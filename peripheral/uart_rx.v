==> flow/design.v <==
`timescale 1ns / 1ps
module uart_rx(
input wire clk,
input wire rst,
input wire rxd,
  output wire [7:0] led   
);
 localparam [3:0]
        RX_IDLE = 4'b1111,
        RX_START_BIT = 4'b0000,
        RX_D0 = 4'b0001,
        RX_D1 = 4'b0010,
        RX_D2 = 4'b0011,
        RX_D3 = 4'b0100,
        RX_D4 = 4'b0101,
        RX_D5 = 4'b0110,
        RX_D6 = 4'b0111,
        RX_D7 = 4'b1000,
        RX_DONE = 4'b1001,
        RX_STOP_BIT = 4'b1010;
parameter CLOCK_SPEED = 100_000_000;
parameter BAUD_RATE = 9600;
parameter CLOCKS_PER_BIT = (CLOCK_SPEED / BAUD_RATE) + 1;
reg [3:0] rx_current_state = 0, rx_next_state = 0;
always @(posedge clk) begin
    if(rst) rx_current_state <= RX_IDLE;
    else rx_current_state <= rx_next_state;
end
wire rx_counter_en = (rx_current_state != RX_IDLE) ? 1 : 0;
reg [13:0] rx_counter = 0;
always @(posedge clk) begin
    if(rst) rx_counter <= 0;
    else if (rx_counter_en) begin
        rx_counter <= rx_counter + 1;
        if(rx_counter == (CLOCKS_PER_BIT - 1))
            rx_counter <= 0;
        end
        else rx_counter <= 0;
end
wire state_transition = (rx_counter == (CLOCKS_PER_BIT - 1)) ? 1 : 0;
always @(*) begin
    rx_next_state = rx_current_state;
    case(rx_current_state)
    RX_IDLE: if(rxd==0) rx_next_state = RX_START_BIT;
    RX_START_BIT: if(state_transition) rx_next_state = RX_D0;
    RX_D0: if(state_transition) rx_next_state = RX_D1;
    RX_D1: if(state_transition) rx_next_state = RX_D2;
    RX_D2: if(state_transition) rx_next_state = RX_D3;
    RX_D3: if(state_transition) rx_next_state = RX_D4;
    RX_D4: if(state_transition) rx_next_state = RX_D5;
    RX_D5: if(state_transition) rx_next_state = RX_D6;
    RX_D6: if(state_transition) rx_next_state = RX_D7;
    RX_D7: if(state_transition) rx_next_state = RX_DONE;
    RX_DONE: if(rxd) rx_next_state = RX_STOP_BIT;
    RX_STOP_BIT: if(state_transition) rx_next_state = RX_IDLE;
    default: rx_next_state = RX_IDLE;
    endcase
end
wire data_sampling_en = ((rx_counter == (CLOCKS_PER_BIT/2 -1))
                         &&(rx_current_state > RX_START_BIT)
                         &&(rx_current_state < RX_STOP_BIT)) ? 1 : 0;
reg [7:0] rx_data = 0;
always @(posedge clk) begin
    if(rst) rx_data <= 0;
    else if(data_sampling_en)
        rx_data <= {rxd, rx_data[7:1]};
end                        
assign led = rx_data;
endmodule
======== Step by step through the tools: uart_rx ========
What the tools print for uart_rx, step after step.
Lines are those of the file above, counted from 1.
Operators carry their Yosys type and port widths (W data, S select, Z words).
Cell names lack the library's common part.
The mark - stands for no value.
design
  top ..................................... uart_rx
  clock port .............................. clk
  library ................................. sky130hd
  timing corner ........................... tt_025C_1v80

======== After elaboration ========
Counts by Yosys on the flattened word-level netlist (proc, flatten, opt, wreduce; memories kept). Register bits leave out memories and registers merged into their read ports (data or address). Print and check cells are left out. Cells with the same type and inputs are merged into one.
cells by class
  reduce/logical cells .................... 5
  add/subtract/negate cells ............... 1
  eq/ne operators ......................... 26
  $lt $le $gt $ge ......................... 2
  bitwise gates (word level) .............. 1
  muxes and demuxes ....................... 16
operator list
  kind                     count
  $pmux W4 S12             1
  $mux W4                  12
  $ne A2 B2 Y1 const B     12
  $eq A4 B3 Y1 const B     4
  $eq A4 B4 Y1 const B     4
  $add A14 B1 Y14 const B  1
  $eq A14 B13 Y1 const B   1
  $eq A14 B14 Y1 const B   1
  $reduce_and A12 Y1       1
  $eq A4 B2 Y1 const B     2
  $gt A4 B1 Y1 const B     1
  $eq A4 B1 Y1 const B     1
  $lt A4 B4 Y1 const B     1
  $ne A4 B4 Y1 const B     1
  $logic_not A4 Y1         1
  $reduce_or A3 Y1         1
  $mux W1                  3
  $logic_and A1 B1 Y1      2
  $not A1 Y1               1
bit counts
  input bits .............................. 3
  elaborated cells ........................ 54
  output and inout port bits .............. 8
  flip-flop bits (word level) ............. 26

======== Logic depth ========
Longest topological path by Yosys (ltp), each cell counted once; first at word level (registers and memories cut), then after technology mapping (sequential cells cut; the memories' decode and read muxes count).
logic depth
  depth in word-level cells ............... 4
  ABC_AREA ................................ 0
  mapped depth ............................ 7
  gate-level depth less buffers ........... 6

======== Netlist ========
The flow's flattened synthesis, as Yosys stat reports it; memories are mapped. The netlist is that of the ABC_AREA named above (0 if unset); the other value can give another one.
The area totals of this step are shown rounded.
cell types
  cell type  count  area in all (µm²)
  dfxtp_1    26     520.499
  nor2_1     22     82.579
  xnor2_1    9      78.826
  nand4_1    11     68.816
  a21oi_1    12     60.058
  o31ai_1    8      60.058
  nand2_1    8      30.029
  o41ai_4    1      27.526
  inv_1      7      26.275
  ha_1       2      25.024
  nand3_1    4      20.019
  nor3_1     4      20.019
  and3_1     3      18.768
  clkbuf_1   5      18.768
  xor2_1     2      17.517
  o21bai_1   2      15.014
  or4b_4     1      13.763
  nand2b_1   2      12.512
Not listed: further types 23, cells in them 25.
synthesis totals
  area of sequential cells ................ 520 µm²
  mapped flip-flops ....................... 26
  mapped cells ............................ 154
  cell area after synthesis ............... 1300 µm²
  buffers ................................. 7

======== Timing after synthesis ========
Source: OpenSTA report_checks on the synthesized netlist (no wires, ideal clock, input and output delay 20% of the period each), path of least setup slack; recovery checks are left aside. Register names are those of the netlist, which keeps one name where synthesis merged equal registers.
path post-synthesis
  kind .................................... register to register
  from .................................... register rx_counter[3]
  to ...................................... register rx_current_state[1]
  path buffers ............................ 0
  period .................................. 3630 ps
  stages .................................. 5
  data required time ...................... 3506 ps
  delay of the path ....................... 1931 ps
  arrival time ............................ 1807 ps
  setup time .............................. 124 ps
  path slack .............................. 1699 ps
  launch time at the first pin ............ 0 ps
  synthesis period reached ................ 1931 ps
"delay of the path" is the arrival time less input delay plus setup time.
"stages": output pins that drive a net of the path, with the launching flip-flop's if there is one; two outputs of one cell count as two.
"synthesis period reached" is the clock period less the worst setup slack; recovery checks do not enter. This is arithmetic on one report: input and output delays are still those of the set period (20% each).
The rows between start and end are the longest chain of elaborated cells between them; the timing report does not say that the signal goes this way. Where chains are equally long, one stands for them.
A line is the first line of the expression or statement that the cell stems from. Yosys adds cells for indexed reads and writes and turns some case tables into memories.
At most two assigning lines are given for a register; there are more.
on the way, post-synthesis
  cell sequence ........................... dfxtp_1 > or4b_4 > o41ai_4 > o21ai_2 > a2111o_1
  length of the longest elaborated chain .. 4
  elaborated cells between the ends (all ways) .. 24
  those cells by class .................... eq/ne (11); mux (12); reduce/logical (1)
ends and longest elaborated chain, post-synthesis
  element          line  text
  start, declared  30    reg [13:0] rx_counter = 0;
  start, assigned  32    if(rst) rx_counter <= 0;
  start, assigned  34    rx_counter <= rx_counter + 1;
  $eq A14 B14 Y1   40    wire state_transition = (rx_counter == (CLOCKS_PER_BIT - 1)) ? 1 : 0;
  $mux W1          40
  $mux W4          55    RX_STOP_BIT: if(state_transition) rx_next_state = RX_IDLE;
  $pmux W4 S12     43    case(rx_current_state)
  end, assigned    26    if(rst) rx_current_state <= RX_IDLE;
  end, assigned    27    else rx_current_state <= rx_next_state;
  end, declared    24    reg [3:0] rx_current_state = 0, rx_next_state = 0;

======== Timing after layout ========
Path of least setup slack in the final report of record 2 (OpenROAD, finished layout, wires in). Where an end is a register, its clock arrival counts in the times.
The path's times are printed in steps of 10 ps; the period is the one set.
path after layout
  kind .................................... register to register
  from .................................... register rx_counter[3]
  to ...................................... register rx_data[0]
  period .................................. 2340 ps
  path slack .............................. 300 ps
  stages .................................. 5
  data required time ...................... 2560 ps
  setup time .............................. 100 ps
  launch time at the first pin ............ 310 ps
  path buffers ............................ 0
  arrival time ............................ 2260 ps
The rows between start and end are the longest chain of elaborated cells between them; the timing report does not say that the signal goes this way. Where chains are equally long, one stands for them.
At most two assigning lines are given for a register; there are more.
on the way, after layout
  cell sequence ........................... dfxtp_1 > or4b_4 > or4_1 > o31ai_1 > a21oi_1
  length of the longest elaborated chain .. 4
  elaborated cells between the ends (all ways) .. 4
  RTL lines with such cells ............... 1
  those cells by class .................... eq/ne (1); mux (1); reduce/logical (2)
ends and longest elaborated chain, after layout
  element                 line  text
  start, declared         30    reg [13:0] rx_counter = 0;
  start, assigned         32    if(rst) rx_counter <= 0;
  start, assigned         34    rx_counter <= rx_counter + 1;
  $eq A14 B13 Y1          59    wire data_sampling_en = ((rx_counter == (CLOCKS_PER_BIT/2 -1))
  $logic_and A1 B1 Y1 x2  59
  $mux W1                 59
  end, assigned           64    if(rst) rx_data <= 0;
  end, assigned           66    rx_data <= {rxd, rx_data[7:1]};
  end, declared           62    reg [7:0] rx_data = 0;

Subject: flow runs of uart_rx

Hi,

Below are 2 stored runs of the flow (Yosys, OpenROAD; platform sky130hd) on uart_rx, each with its settings and what was measured, unordered. Constraints: input delay and output delay 20% of the set period each, output load 0.01 pF.
"achieved clock period" = clock period - worst setup slack. The figure is calculated, with input and output delays left at 20% of the set period.
"critical path time": the worst setup path's part of the clock period (all of it between registers, 20% less for each end at a port) less its slack. A launch clock that arrives late makes it longer, a capture clock that arrives late makes it shorter.
"power" rests on the timing tool's default activity at the inputs, not on a simulated workload.
"critical path time" is known to 10 ps.
Measured values are rounded.

---- record 1 ----
settings
  period_ns = 2.15
  CORE_UTILIZATION = 61
  PLACE_DENSITY = 0.83
  HOLD_SLACK_MARGIN = -0.01
  CELL_PAD_IN_SITES_GLOBAL_PLACEMENT = 3
  CELL_PAD_IN_SITES_DETAIL_PLACEMENT = 1
  ABC_AREA = 1
  SLEW_MARGIN = 30
  MIN_ROUTING_LAYER = met1
  MAX_ROUTING_LAYER = met5
  CAP_MARGIN = 20
  CORE_MARGIN = 2
results
  no final report: placement broke off with GPL-0301

---- record 2 ----
settings
  period_ns = 2.34
  CORE_UTILIZATION = 55
  CAP_MARGIN = 20
  CORE_MARGIN = 2
  SLEW_MARGIN = 20
results
  full die area ........................... 2800 µm²
  achieved clock period ................... 2042 ps
  critical path time ...................... 2040 ps
  critical path type ...................... register to register
  worst setup slack after layout .......... 300 ps
  final design utilization ................ 67 %
  synthesis area .......................... 1300 µm²
  power ................................... 0.0012 W
  final setup TNS ......................... 0 ps
  worst-case hold slack ................... 480 ps
  standard-cell area of the final layout .. 1500 µm²

Regards
