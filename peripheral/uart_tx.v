==> flow/design.v <==
`timescale 1ns / 1ps
module uart_tx(
      input wire clk,
      input wire rst,
      input wire [15:0] sw,
      output reg txd      
    );
  localparam [4:0]            
        TX_IDLE = 5'b11111,
        TX_START_BIT = 5'b00000,
        TX_D0 = 5'b00001,
        TX_D1 = 5'b00010,
        TX_D2 = 5'b00011,
        TX_D3 = 5'b00100,
        TX_D4 = 5'b00101,
        TX_D5 = 5'b00110,
        TX_D6 = 5'b00111,
        TX_D7 = 5'b01000,
        TX_STOP_BIT = 5'b01001,
        TX_START_BIT2 = 5'b01010,
        TX_D8 = 5'b01011,
        TX_D9 = 5'b01100,
        TX_D10 = 5'b01101,
        TX_D11 = 5'b01110,
        TX_D12 = 5'b01111,
        TX_D13 = 5'b10000,
        TX_D14 = 5'b10001,
        TX_D15 = 5'b10010,
        TX_STOP_BIT2 = 5'b10011;
 parameter CLOCK_SPEED = 100_000_000;
 parameter BAUD_RATE = 9600;
 parameter CLOCKS_PER_BIT = (CLOCK_SPEED / BAUD_RATE) + 1;
 reg key_in = 0;
 reg [18:0] key_cnt = 0;
 always @(posedge clk) begin
     if(rst) key_cnt <= 0;
       else if (key_cnt == 499_999) begin
         key_cnt <= 0;
         key_in <= ~key_in;
         end else key_in <= key_in + 1;
 end
 reg [4:0] tx_current_state, tx_next_state;
 always @(posedge clk) begin
     if (rst) tx_current_state <= TX_IDLE;
     else tx_current_state <= tx_next_state;
 end
wire tx_counter_en = (tx_current_state != TX_IDLE) ? 1 : 0;
reg [13:0] tx_counter = 0;
always @(posedge clk) begin
    if(rst) tx_counter<=0;
    else if (tx_counter_en) begin
        tx_counter <= tx_counter + 1;
        if (tx_counter == (CLOCKS_PER_BIT - 1))
            tx_counter <=0;
    end
        else tx_counter <= 0;
end
wire state_transition = (tx_counter == (CLOCKS_PER_BIT - 1)) ? 1 : 0;
wire key_in_now = key_in;
reg key_in_prev;
always @(posedge clk) begin
    if(rst) key_in_prev <= 0;
    else key_in_prev <= key_in_now;
end
wire key_pressed = (key_in_prev == 0 && key_in_now == 1);
always @(*) begin
    tx_next_state = tx_current_state;
    case(tx_current_state)
        TX_IDLE: if(key_pressed) tx_next_state = TX_START_BIT;
        TX_START_BIT: if(state_transition) tx_next_state = TX_D0;
        TX_D0: if(state_transition) tx_next_state = TX_D1;
        TX_D1: if(state_transition) tx_next_state = TX_D2;
        TX_D2: if(state_transition) tx_next_state = TX_D3;
        TX_D3: if(state_transition) tx_next_state = TX_D4;
        TX_D4: if(state_transition) tx_next_state = TX_D5;
        TX_D5: if(state_transition) tx_next_state = TX_D6;
        TX_D6: if(state_transition) tx_next_state = TX_D7;
        TX_D7: if(state_transition) tx_next_state = TX_STOP_BIT;
        TX_STOP_BIT: if(state_transition) tx_next_state = TX_START_BIT2;
        TX_START_BIT2: if(state_transition) tx_next_state = TX_D8;
        TX_D8: if(state_transition) tx_next_state = TX_D9;
        TX_D9: if(state_transition) tx_next_state = TX_D10;
        TX_D10: if(state_transition) tx_next_state = TX_D11;
        TX_D11: if(state_transition) tx_next_state = TX_D12;
        TX_D12: if(state_transition) tx_next_state = TX_D13;
        TX_D13: if(state_transition) tx_next_state = TX_D14;
        TX_D14: if(state_transition) tx_next_state = TX_D15;
        TX_D15: if(state_transition) tx_next_state = TX_STOP_BIT2;
        TX_STOP_BIT2: if(state_transition) tx_next_state = TX_IDLE;
        default: tx_next_state = TX_IDLE;
    endcase
end
always @(*) begin
    txd = 1;
    case(tx_current_state)
        TX_START_BIT: txd = 0;
        TX_D0: txd = sw[0];
        TX_D1: txd = sw[1];
        TX_D2: txd = sw[2];
        TX_D3: txd = sw[3];
        TX_D4: txd = sw[4];
        TX_D5: txd = sw[5];
        TX_D6: txd = sw[6];
        TX_D7: txd = sw[7];
        TX_STOP_BIT: txd = 1;
        TX_START_BIT2: txd = 0;
        TX_D8: txd = sw[8];
        TX_D9: txd = sw[9];
        TX_D10: txd = sw[10];
        TX_D11: txd = sw[11];
        TX_D12: txd = sw[12];
        TX_D13: txd = sw[13];
        TX_D14: txd = sw[14];
        TX_D15: txd = sw[15];
        TX_STOP_BIT2: txd = 1;
        default: txd = 1;
    endcase
end
endmodule
# Tool chain data of uart_tx
# What the tools print for uart_tx, step after step.
# Line numbers count from 1 in the design file above.
# Operators: Yosys type, input widths -> output width; for muxes data width and select width s.
# Library cell names are shortened.
design:
  top_module: "uart_tx"
  clk_port: "clk"
  cell_library: "sky130hd"
  lib_corner: "tt_025C_1v80"

# Elaborated design
# Yosys after proc, flatten, opt, wreduce and memory -nomap, before mapping. Memory bits, and registers merged into a memory's read port (data or address), are not among the register bits. Print and check cells are not counted. Equal cells are merged and count once.
bits:
  ff_bits: 21
  elab_cells: 81
  output_inout_bits: 1
op_classes:
  n_logic: 2
  eq_ne: 43
  add_sub_neg: 2
  muxes: 25
  n_reduce_logical: 5
op_table:
  columns: ["operator", "n"]
  rows:
  - ["$pmux 5 s21", 1]
  - ["$mux 5", 21]
  - ["$ne 2x2->1 const B", 21]
  - ["$eq 5x4->1 const B", 8]
  - ["$eq 5x5->1 const B", 5]
  - ["$reduce_and 21->1", 1]
  - ["$eq 5x3->1 const B", 4]
  - ["$pmux 1 s17", 1]
  - ["$add 14x1->14 const B", 1]
  - ["$eq 14x14->1 const B", 1]
  - ["$eq 5x2->1 const B", 2]
  - ["$eq 5x1->1 const B", 1]
  - ["$ne 5x5->1 const B", 1]
  - ["$logic_not 5->1", 1]
  - ["$reduce_or 3->1", 1]
  - ["$not 1->1", 2]
  - ["$reduce_or 2->1", 1]
  - ["$mux 1", 2]
  - ["$add 1x1->1 const B", 1]
  - ["$logic_and 1x1->1", 1]

# Longest topological paths
# Longest topological path by Yosys (ltp), each cell counted once; first at word level (registers and memories cut), then after technology mapping (sequential cells cut; the memories' decode and read muxes count).
depth:
  depth_word: 4
  ABC_AREA: 0
  depth_mapped: 7
  mapped_depth_nobuf: 6

# Mapped cells and area
# The flow's flattened synthesis, as Yosys stat reports it; memories are mapped. The netlist is that of the ABC_AREA named above (0 if unset); the other value can give another one.
# Totals and module areas in this step are rounded.
by_type:
  columns: ["cell_type", "n", "area_total_um2"]
  rows:
  - ["dfxtp_1", 36, 720.691]
  - ["a22o_1", 24, 210.202]
  - ["xor2_1", 9, 78.826]
  - ["nor3_1", 13, 65.062]
  - ["a221oi_1", 4, 35.034]
  - ["nand3_1", 7, 35.034]
  - ["nor4_1", 5, 31.28]
  - ["edfxtp_1", 1, 30.029]
  - ["ha_1", 2, 25.024]
  - ["nand4_1", 4, 25.024]
  - ["buf_6", 2, 22.522]
  - ["or4b_1", 2, 20.019]
  - ["nand2_1", 5, 18.768]
  - ["and4_1", 2, 17.517]
  - ["xnor2_1", 2, 17.517]
  - ["buf_2", 3, 15.014]
  - ["inv_1", 4, 15.014]
  - ["nor2_1", 4, 15.014]
# Other cell types: 12; their cells: 15.
synth_totals:
  yosys_area_mm2: 0.0015
  buffers: 7
  mapped_cells: 144
  seq_area_mm2: 0.0007507
  flip_flops: 37

# Path before layout
# OpenSTA on the mapped netlist: ideal clock, no wires. The path of least setup slack (recovery checks aside). Input and output delay are each 20% of the period. Register names are those of the netlist, which keeps one name where synthesis merged equal registers.
synth_timing:
  path_type: "flip-flop to flip-flop"
  startpoint: "register tx_counter[9]"
  endpoint: "register tx_current_state"
  path_slack_ns: -0.084
  path_delay_ns: 1.954
  tclk_ns: 1.87
  launch_ns: 0.000
  n_path_buf: 1
  driving_pins: 6
  t_arrival_ns: 1.837
  required_ns: 1.753
  synth_period_reached_ns: 1.954
# "path_delay_ns" is the arrival time less input delay plus setup time.
# "driving_pins" counts driving pins, that of a launching flip-flop among them; a cell with two outputs on the path counts twice.
# "synth_period_reached_ns" = period - worst setup slack (recovery checks aside). The figure is calculated, with input and output delays left at 20% of the set period.
# Where an end lacks its bit number, it is one bit of the signal, or one of the new flip-flops if synthesis recoded a state register.
# The rows between start and end are the longest chain of elaborated cells between them; the timing report does not say that the signal goes this way. Where chains are equally long, one stands for them.
# Each line given opens the expression or statement behind the cell; cells for indexed reads and writes are added by Yosys, which also makes memories of some case tables.
# At most two assigning lines are given for a register; there are more.
synth_via:
  cell_sequence: "dfxtp_1 -> or4b_1 -> or4_4 -> and2_4 -> buf_6 -> a22o_1"
  elab_chain_len: 4
synth_lines:
  columns: ["item", "line", "source"]
  rows:
  - ["start: declaration", 48, "reg [13:0] tx_counter = 0;"]
  - ["start: assignment", 50, "if(rst) tx_counter<=0;"]
  - ["start: assignment", 52, "tx_counter <= tx_counter + 1;"]
  - ["$eq 14x14->1", 58, "wire state_transition = (tx_counter == (CLOCKS_PER_BIT - 1)) ? 1 : 0;"]
  - ["$mux 1", 58, null]
  - ["$mux 5", 89, "TX_STOP_BIT2: if(state_transition) tx_next_state = TX_IDLE;"]
  - ["$pmux 5 s21", 68, "case(tx_current_state)"]
  - ["end: assignment", 44, "if (rst) tx_current_state <= TX_IDLE;"]
  - ["end: assignment", 45, "else tx_current_state <= tx_next_state;"]
  - ["end: declaration", 42, "reg [4:0] tx_current_state, tx_next_state;"]

# Timing after layout
# Path of least setup slack in the final report of flow run 1 (OpenROAD, finished layout, wires in). Where an end is a register, its clock arrival counts in the times.
layout_timing:
  path_type: "input port to output port"
  startpoint: "input port sw[11]"
  endpoint: "output port txd"
  path_slack_ns: 0.72
  launch_ns: 0.82
  driving_pins: 6
  required_ns: 3.28
  t_arrival_ns: 2.56
  out_delay_ns: 0.82
  n_path_buf: 2
  tclk_ns: 4.1
# The rows between start and end are the longest chain of elaborated cells between them; the timing report does not say that the signal goes this way. Where chains are equally long, one stands for them.
layout_via:
  cell_sequence: "clkdlybuf4s50_1 -> a22o_1 -> a221oi_1 -> nand4_1 -> o21bai_1 -> clkdlybuf4s50_1"
  elab_chain_len: 1
layout_lines:
  columns: ["item", "line", "source"]
  rows:
  - ["start: declaration", 5, "input wire [15:0] sw,"]
  - ["$pmux 1 s17", 95, "case(tx_current_state)"]
  - ["end: declaration", 6, "output reg txd"]

Subject: uart_tx on sky130hd, stored results

Hello all,

Settings and measured results of 2 stored flow runs for module uart_tx (sky130hd), not sorted in any way. The constraints put input and output delay at 20% of the set period each and load the outputs with 0.01 pF.
"clock_period_reached_ns" = clock period - worst setup slack. The figure is calculated, with input and output delays left at 20% of the set period.
By "worst_path_allowed_less_slack_ns" is meant the share of the clock period that the worst setup path is allowed (20% is reserved at inputs, 20% at outputs), minus its slack. Clock arrival times at its registers enter into it.
Values from the reports are rounded here.

--- flow run 1 ---
==> flow/run.sh <==
#!/bin/bash
# the make line also repeats the synthesis and layout settings of config.mk as NAME=value (left out here)
make -C /OpenROAD-flow-scripts/flow DESIGN_CONFIG=/design/flow/config.mk WORK_HOME=/design/flow/orfs CLKGATE_MAP_FILE= finish
==> flow/config.mk <==
export PLATFORM = sky130hd
export DESIGN_NAME = uart_tx
export DESIGN_NICKNAME = uart_tx
export VERILOG_FILES = /design/flow/design.v
export SDC_FILE = /design/flow/constraint.sdc
export NUM_CORES = 4
export LEC_CHECK = 0
export CAP_MARGIN = 20
export CELL_PAD_IN_SITES_GLOBAL_PLACEMENT = 0
export CORE_MARGIN = 10
export CORE_UTILIZATION = 70
export MIN_ROUTING_LAYER = met1
export PLACE_DENSITY_LB_ADDON = 0.11
export SLEW_MARGIN = 0
export TNS_END_PERCENT = 35
==> flow/constraint.sdc <==
create_clock -name core_clock -period 4.1 [get_ports {clk}]
set_input_delay 0.8200 -clock core_clock [delete_from_list [all_inputs] [get_ports {clk}]]
set_output_delay 0.8200 -clock core_clock [all_outputs]
set_load 0.01 [all_outputs]

==> results, as YAML <==
results:
  post_synth_area_mm2: 0.0015
  total_die_area_mm2: 0.004395
  stdcell_area_mm2: 0.001755
  final_setup_ws_ns: 0.722
  tns_ns: 0.000
  hold_worst_slack_ns: 0.501
  clock_period_reached_ns: 3.378
  worst_path_allowed_less_slack_ns: 1.74
  path_kind: "input port to output port"

--- flow run 2 ---
==> flow/run.sh <==
#!/bin/bash
# the make line also repeats the synthesis and layout settings of config.mk as NAME=value (left out here)
make -C /OpenROAD-flow-scripts/flow DESIGN_CONFIG=/design/flow/config.mk WORK_HOME=/design/flow/orfs CLKGATE_MAP_FILE= finish
==> flow/config.mk <==
export PLATFORM = sky130hd
export DESIGN_NAME = uart_tx
export DESIGN_NICKNAME = uart_tx
export VERILOG_FILES = /design/flow/design.v
export SDC_FILE = /design/flow/constraint.sdc
export NUM_CORES = 4
export LEC_CHECK = 0
export CAP_MARGIN = 20
export CORE_MARGIN = 2
export CORE_UTILIZATION = 40
export SLEW_MARGIN = 20
==> flow/constraint.sdc <==
create_clock -name core_clock -period 2.0 [get_ports {clk}]
set_input_delay 0.4000 -clock core_clock [delete_from_list [all_inputs] [get_ports {clk}]]
set_output_delay 0.4000 -clock core_clock [all_outputs]
set_load 0.01 [all_outputs]

==> results, as YAML <==
results:
  post_synth_area_mm2: 0.0015
  total_die_area_mm2: 0.004256
  stdcell_area_mm2: 0.001942
  final_setup_ws_ns: 0.050
  tns_ns: 0.000
  hold_worst_slack_ns: 0.491
  clock_period_reached_ns: 1.950
  worst_path_allowed_less_slack_ns: 1.95
  path_kind: "flip-flop to flip-flop"

Thanks
