==> flow/design.v <==
`timescale 1ns / 1ps
module ultrasonic_fsm(
input wire clk,
input wire rst,
input wire echo,
output reg trig_start,
output wire [13:0] distance_measure
    );
    localparam [2:0]
        IDLE = 0,
        TRIG = 1,
        WAIT = 2,
        MEASURE = 3,
        TENMS = 4;
    reg [2:0] current_state, next_state;
    reg [10:0] cnt12us = 0;
    reg waiting_start;
    reg [15:0] cnt460us = 0;
    reg measure_start;
    reg [24:0] cnt25ms = 0;
    reg tenms_start;
    reg [19:0] cnt10ms = 0;
    always @(posedge clk) begin
        if (rst) current_state <= IDLE;
        else current_state <= next_state;
    end
    always @(*) begin
        next_state = current_state;
        trig_start = 0;
        waiting_start = 0;
        measure_start = 0;
        tenms_start = 0;
        case(current_state)
            IDLE: begin
            if (rst == 0 ) next_state = TRIG;
            end
            TRIG: begin
            trig_start = 1;
            if (cnt12us >=1_599) next_state = WAIT;
            end
            WAIT: begin
            waiting_start = 1;
            if (echo) next_state = MEASURE;
            else if (cnt460us >= 45_999) next_state = TRIG;
            end
            MEASURE: begin
            measure_start = 1;
            if (echo == 0) begin             
            next_state = TENMS;
            end else if (cnt25ms >= 25'd1_999_999) next_state = TRIG;
            end
            TENMS: begin
            tenms_start = 1;
            if (cnt10ms >= 20'd999_999) next_state = IDLE;
            end
            default: next_state = IDLE;
        endcase
    end    
    always @(posedge clk) begin
        if (trig_start == 0) begin
        cnt12us <= 0; 
        end else if (cnt12us == 1_599) begin
        cnt12us <= 0;
        end else cnt12us <= cnt12us + 1;
    end 
    always @(posedge clk) begin
        if (waiting_start == 0) begin
          cnt460us <= 0;
        end else if (cnt460us == 45_999) begin
          cnt460us <= 0;
        end else cnt460us <= cnt460us + 1;
    end
    always @(posedge clk) begin
        if (measure_start == 0) begin
          cnt25ms <= 0;
        end else if (cnt25ms == 1_999_999) begin
          cnt25ms <= 0;
        end else cnt25ms <= cnt25ms + 1;
    end
    always @(posedge clk) begin
        if (tenms_start == 0) begin
          cnt10ms <= 0;
        end else if (cnt10ms == 999_999) begin
          cnt10ms <= 0;
        end else cnt10ms <= cnt10ms + 1;
    end
    reg [24:0] distance = 0;
    always @(posedge clk) begin
    if (rst) distance <= 0;
    else if (current_state == MEASURE && (echo == 0)) begin
        distance <= cnt25ms;
    end
    end    
    assign distance_measure = distance/5830;
endmodule
---- Step by step through the tools: ultrasonic_fsm ----
What the tools print for ultrasonic_fsm, step after step.
Lines are those of the file above, counted from 1.
Cell names lack the library's common part.
A cell with n/a has no value.
set-up
  top ..................................... ultrasonic_fsm
  clock port .............................. clk
  library ................................. sky130hd
  timing corner ........................... tt_025C_1v80

---- Word-level counts ----
Source: Yosys, flattened and elaborated, memories not mapped. Widths are those after wreduce. Registers that Yosys merges into a memory's read port (data or address) are not register bits. Print and check cells do not count. Equal cells are merged and count once.
storage and ports
  output and inout bits ................... 15
  cells after elaboration ................. 50
  input port bits ......................... 3
  bits in registers ....................... 100
cells by class
  multiplexer cells ....................... 11
  divide/modulo/power cells ............... 1
  bitwise operators ....................... 5
  order comparisons ....................... 4
  equal/unequal tests ..................... 12
  reduce/logical cells .................... 7
  add/subtract/negate cells ............... 4
operators with widths
  kind                                                              count
  25-bit by 13-bit divider with 32-bit output with constant B       1
  25-bit by 1-bit adder with 25-bit output with constant B          1
  25-bit by 21-bit >= comparator with 1-bit output with constant B  1
  25-bit by 21-bit equality test with 1-bit output with constant B  1
  20-bit by 1-bit adder with 20-bit output with constant B          1
  20-bit >= comparator with constant B                              1
  20-bit equality test with constant B                              1
  3-bit 2-to-1 mux                                                  6
  16-bit by 1-bit adder with 16-bit output with constant B          1
  16-bit >= comparator with constant B                              1
  16-bit equality test with constant B                              1
  3-bit parallel mux with 5-bit select                              1
  11-bit by 1-bit adder with 11-bit output with constant B          1
  11-bit >= comparator with constant B                              1
  11-bit equality test with constant B                              1
  2-bit OR reduction                                                4
  3-bit by 2-bit equality test with 1-bit output with constant B    2
  3-bit != test with constant B                                     2
  1-bit inverter                                                    5
  2-bit != test with constant B                                     2
  4-bit AND reduction                                               1
  1-bit 2-to-1 mux                                                  4
  3-bit by 1-bit equality test with 1-bit output with constant B    1
  3-bit equality test with constant B                               1
  3-bit logical NOT                                                 1
  1-bit logical AND                                                 1

---- Depth ----
Yosys ltp: most cells in a row. Word level: on the elaborated netlist, between registers, memories and ports. Mapped: between sequential cells and ports; inverters and the memories' decode and read muxes count.
logic depth
  depth after elaboration ................. 4
  ABC_AREA ................................ 1
  depth in mapped cells ................... 105
  mapped depth without buffers ............ 102

---- Synthesis result ----
Yosys stat after the flow's synthesis: flattened, memories mapped to cells. It holds for the ABC_AREA given above (unset counts as 0); a run with the other value may have another netlist.
cells by type
  type     count  total area (µm²)
  dfxtp_1  101    2.02E+03
  nand2_1  473    1.78E+03
  inv_1    228    855.821
  nand3_1  170    850.816
  nand2_2  131    819.536
  nand2_4  44     495.475
  nor2_1   131    491.722
  a21oi_1  77     385.37
  nand3_4  19     332.819
  xor2_1   38     332.819
  o21ai_0  62     310.298
  nand3_2  27     270.259
  nand4_1  34     212.704
  nor2_4   17     191.434
  buf_12   9      180.173
  nor2_2   25     156.4
  nor3_1   27     135.13
  nor2_8   5      100.096
Other cell types: 33; their cells: 145.
synthesis totals
  flip-flops .............................. 101
  standard cells after synthesis .......... 1763
  synthesis area .......................... 0.0109693 mm²
  area of sequential cells ................ 0.0020219 mm²

---- Timing after synthesis ----
OpenSTA on the mapped netlist: ideal clock, no wires. The path of least setup slack (recovery checks aside). Input and output delay are each 20% of the period. Register names are those of the netlist, which keeps one name where synthesis merged equal registers.
path post-synthesis
  kind .................................... register to output
  start ................................... register distance[24]
  end ..................................... output distance_measure[0]
  path delay .............................. 9699 ps
  output delay ............................ 3580 ps
  slack ................................... 4621 ps
  time at the first pin ................... 0 ps
  stages on the path ...................... 92
  period .................................. 17900 ps
  arrival ................................. 9699 ps
  synthesis period reached ................ 13279 ps
"path delay" is the arrival time less input delay plus setup time.
At an output port there is no setup time.
"stages on the path": output pins that drive a net of the path, with the launching flip-flop's if there is one; two outputs of one cell count as two.
"synthesis period reached" = period - worst setup slack (recovery checks aside). The figure is calculated, with input and output delays left at 20% of the set period.
The rows between start and end are the longest chain of elaborated cells between them; the timing report does not say that the signal goes this way. Where chains are equally long, one stands for them.
A line is the first line of the expression or statement that the cell stems from. Yosys adds cells for indexed reads and writes and turns some case tables into memories.
on the way, post-synthesis
  path through ............................ dfxtp_1 buf_6 nand2_1 nor2_1 nand3_4 nand2_2 buf_12 nand2_1 nand2_1 nand3_1 nor2_2 nand3_4 nand2_4 buf_12 nand2_4 nand3_2 clkinv_1 nand2_2 [... 56 more ...] nand3_4 nand3_4 buf_12 nand2_1 nand2_2 nand2_1 nand2_1 nand2_2 nor2_4 nand2_4 buf_8 nand2_1 nand3_2 nor2_1 nand2_1 nand2_1 nand2_1 nand2_1
  cells in the longest elaborated chain ... 1
RTL lines, path post-synthesis
  what                                         RTL line  text
  start, declared                              87        reg [24:0] distance = 0;
  start, assigned                              89        if (rst) distance <= 0;
  start, assigned                              91        distance <= cnt25ms;
  25-bit by 13-bit divider with 32-bit output  94        assign distance_measure = distance/5830;
  end, declared                                7         output wire [13:0] distance_measure
Some nets on the timed path still bear RTL names; the line given drives or declares the net.
named nets, post-synthesis
  net                   RTL line
  distance_measure[12]  94
  distance_measure[11]  94
  distance_measure[9]   94
  distance_measure[8]   94
  distance_measure[7]   94

---- Worst path after layout ----
From the final timing report of flow run A: the path of least setup slack in the routed layout; clock arrival at registers is part of the times.
The path's times are printed in steps of 10 ps; the period is the one set.
path after layout
  kind .................................... register to output
  start ................................... register distance[24]
  end ..................................... output distance_measure[0]
  time at the first pin ................... 340 ps
  output delay ............................ 3800 ps
  arrival ................................. 12810 ps
  slack ................................... 2390 ps
  period .................................. 19000 ps
  stages on the path ...................... 80
The rows between start and end are the longest chain of elaborated cells between them; the timing report does not say that the signal goes this way. Where chains are equally long, one stands for them.
on the way, after layout
  path through ............................ dfxtp_1 nand2_1 nor2_1 nand3_4 nand2_2 nand2_1 nand2_1 inv_2 nand2_1 nand3_2 nand3_4 nand2_4 nand2_1 nand2_2 nor2_2 inv_2 nor2_1 nor2_4 [... 44 more ...] nand3_1 nand3_4 nand3_4 nand3_4 o21ai_1 inv_1 nand3_4 nand3_2 nand2_4 nand2_1 nand2_1 nand2_1 nor2_1 nand2_1 nand2_1 nand2_1 nand2_1 clkdlybuf4s50_1
  cells in the longest elaborated chain ... 1
RTL lines, path after layout
  what                                         RTL line  text
  start, declared                              87        reg [24:0] distance = 0;
  start, assigned                              89        if (rst) distance <= 0;
  start, assigned                              91        distance <= cnt25ms;
  25-bit by 13-bit divider with 32-bit output  94        assign distance_measure = distance/5830;
  end, declared                                7         output wire [13:0] distance_measure

Below are 2 stored runs of the flow (Yosys, OpenROAD; platform sky130hd) on ultrasonic_fsm, each with its settings and what was measured, unordered. Constraints: input delay and output delay 20% of the set period each, output load 0.01 pF.
By "period reached" is meant the clock period of the run minus its worst setup slack. This is arithmetic on one report: input and output delays are still those of the set period (20% each).
By "worst setup path time" is meant the share of the clock period that the worst setup path is allowed (20% is reserved at inputs, 20% at outputs), minus its slack. Clock arrival times at its registers enter into it.
"total power of the final layout" rests on the timing tool's default activity at the inputs, not on a simulated workload.
"worst setup path time" is given in steps of 10 ps.

======== flow run A ========
==> flow/run.sh <==
#!/bin/bash
# the make line also repeats the synthesis and layout settings of config.mk as NAME=value (left out here)
make -C /OpenROAD-flow-scripts/flow DESIGN_CONFIG=/design/flow/config.mk WORK_HOME=/design/flow/orfs CLKGATE_MAP_FILE= finish
==> flow/config.mk <==
export PLATFORM = sky130hd
export DESIGN_NAME = ultrasonic_fsm
export DESIGN_NICKNAME = ultrasonic_fsm
export VERILOG_FILES = /design/flow/design.v
export SDC_FILE = /design/flow/constraint.sdc
export NUM_CORES = 4
export LEC_CHECK = 0
export ABC_AREA = 1
export CAP_MARGIN = 20
export CELL_PAD_IN_SITES_DETAIL_PLACEMENT = 1
export CORE_ASPECT_RATIO = 0.7
export CORE_MARGIN = 2
export CORE_UTILIZATION = 27
export MIN_ROUTING_LAYER = met1
export PLACE_DENSITY_LB_ADDON = 0.12
export SETUP_SLACK_MARGIN = -0.3
export SLEW_MARGIN = 25
export TNS_END_PERCENT = 25
==> flow/constraint.sdc <==
create_clock -name core_clock -period 19.0 [get_ports {clk}]
set_input_delay 3.8000 -clock core_clock [delete_from_list [all_inputs] [get_ports {clk}]]
set_output_delay 3.8000 -clock core_clock [all_outputs]
set_load 0.01 [all_outputs]

-------- measured, flow run A --------
  standard-cell area after routing ........ 0.0118451 mm²
  worst hold slack after layout ........... 450 ps
  full die area ........................... 0.0422813 mm²
  worst setup path time ................... 12810 ps
  worst path kind ......................... register to output
  netlist area reported by Yosys .......... 0.0109693 mm²
  final setup TNS ......................... 0 ps
  setup slack of the worst path ........... 2387 ps
  total power of the final layout ......... 0.4185 mW
  period reached .......................... 16613 ps

======== flow run B ========
==> flow/run.sh <==
#!/bin/bash
# the make line also repeats the synthesis and layout settings of config.mk as NAME=value (left out here)
make -C /OpenROAD-flow-scripts/flow DESIGN_CONFIG=/design/flow/config.mk WORK_HOME=/design/flow/orfs CLKGATE_MAP_FILE= finish
==> flow/config.mk <==
export PLATFORM = sky130hd
export DESIGN_NAME = ultrasonic_fsm
export DESIGN_NICKNAME = ultrasonic_fsm
export VERILOG_FILES = /design/flow/design.v
export SDC_FILE = /design/flow/constraint.sdc
export NUM_CORES = 4
export LEC_CHECK = 0
export ABC_AREA = 0
export CAP_MARGIN = 20
export CORE_MARGIN = 3
export CORE_UTILIZATION = 37
export GPL_ROUTABILITY_DRIVEN = 1
export MIN_ROUTING_LAYER = met1
export PLACE_DENSITY_LB_ADDON = 0.06
export SLEW_MARGIN = 20
==> flow/constraint.sdc <==
create_clock -name core_clock -period 12.5 [get_ports {clk}]
set_input_delay 2.5000 -clock core_clock [delete_from_list [all_inputs] [get_ports {clk}]]
set_output_delay 2.5000 -clock core_clock [all_outputs]
set_load 0.01 [all_outputs]

-------- measured, flow run B --------
  standard-cell area after routing ........ 0.0147892 mm²
  worst hold slack after layout ........... 461 ps
  full die area ........................... 0.0287828 mm²
  worst setup path time ................... 12900 ps
  worst path kind ......................... register to output
  netlist area reported by Yosys .......... 0.0099095 mm²
  final setup TNS ......................... -6168 ps
  setup slack of the worst path ........... -2904 ps
  total power of the final layout ......... 0.6272 mW
  period reached .......................... 15404 ps
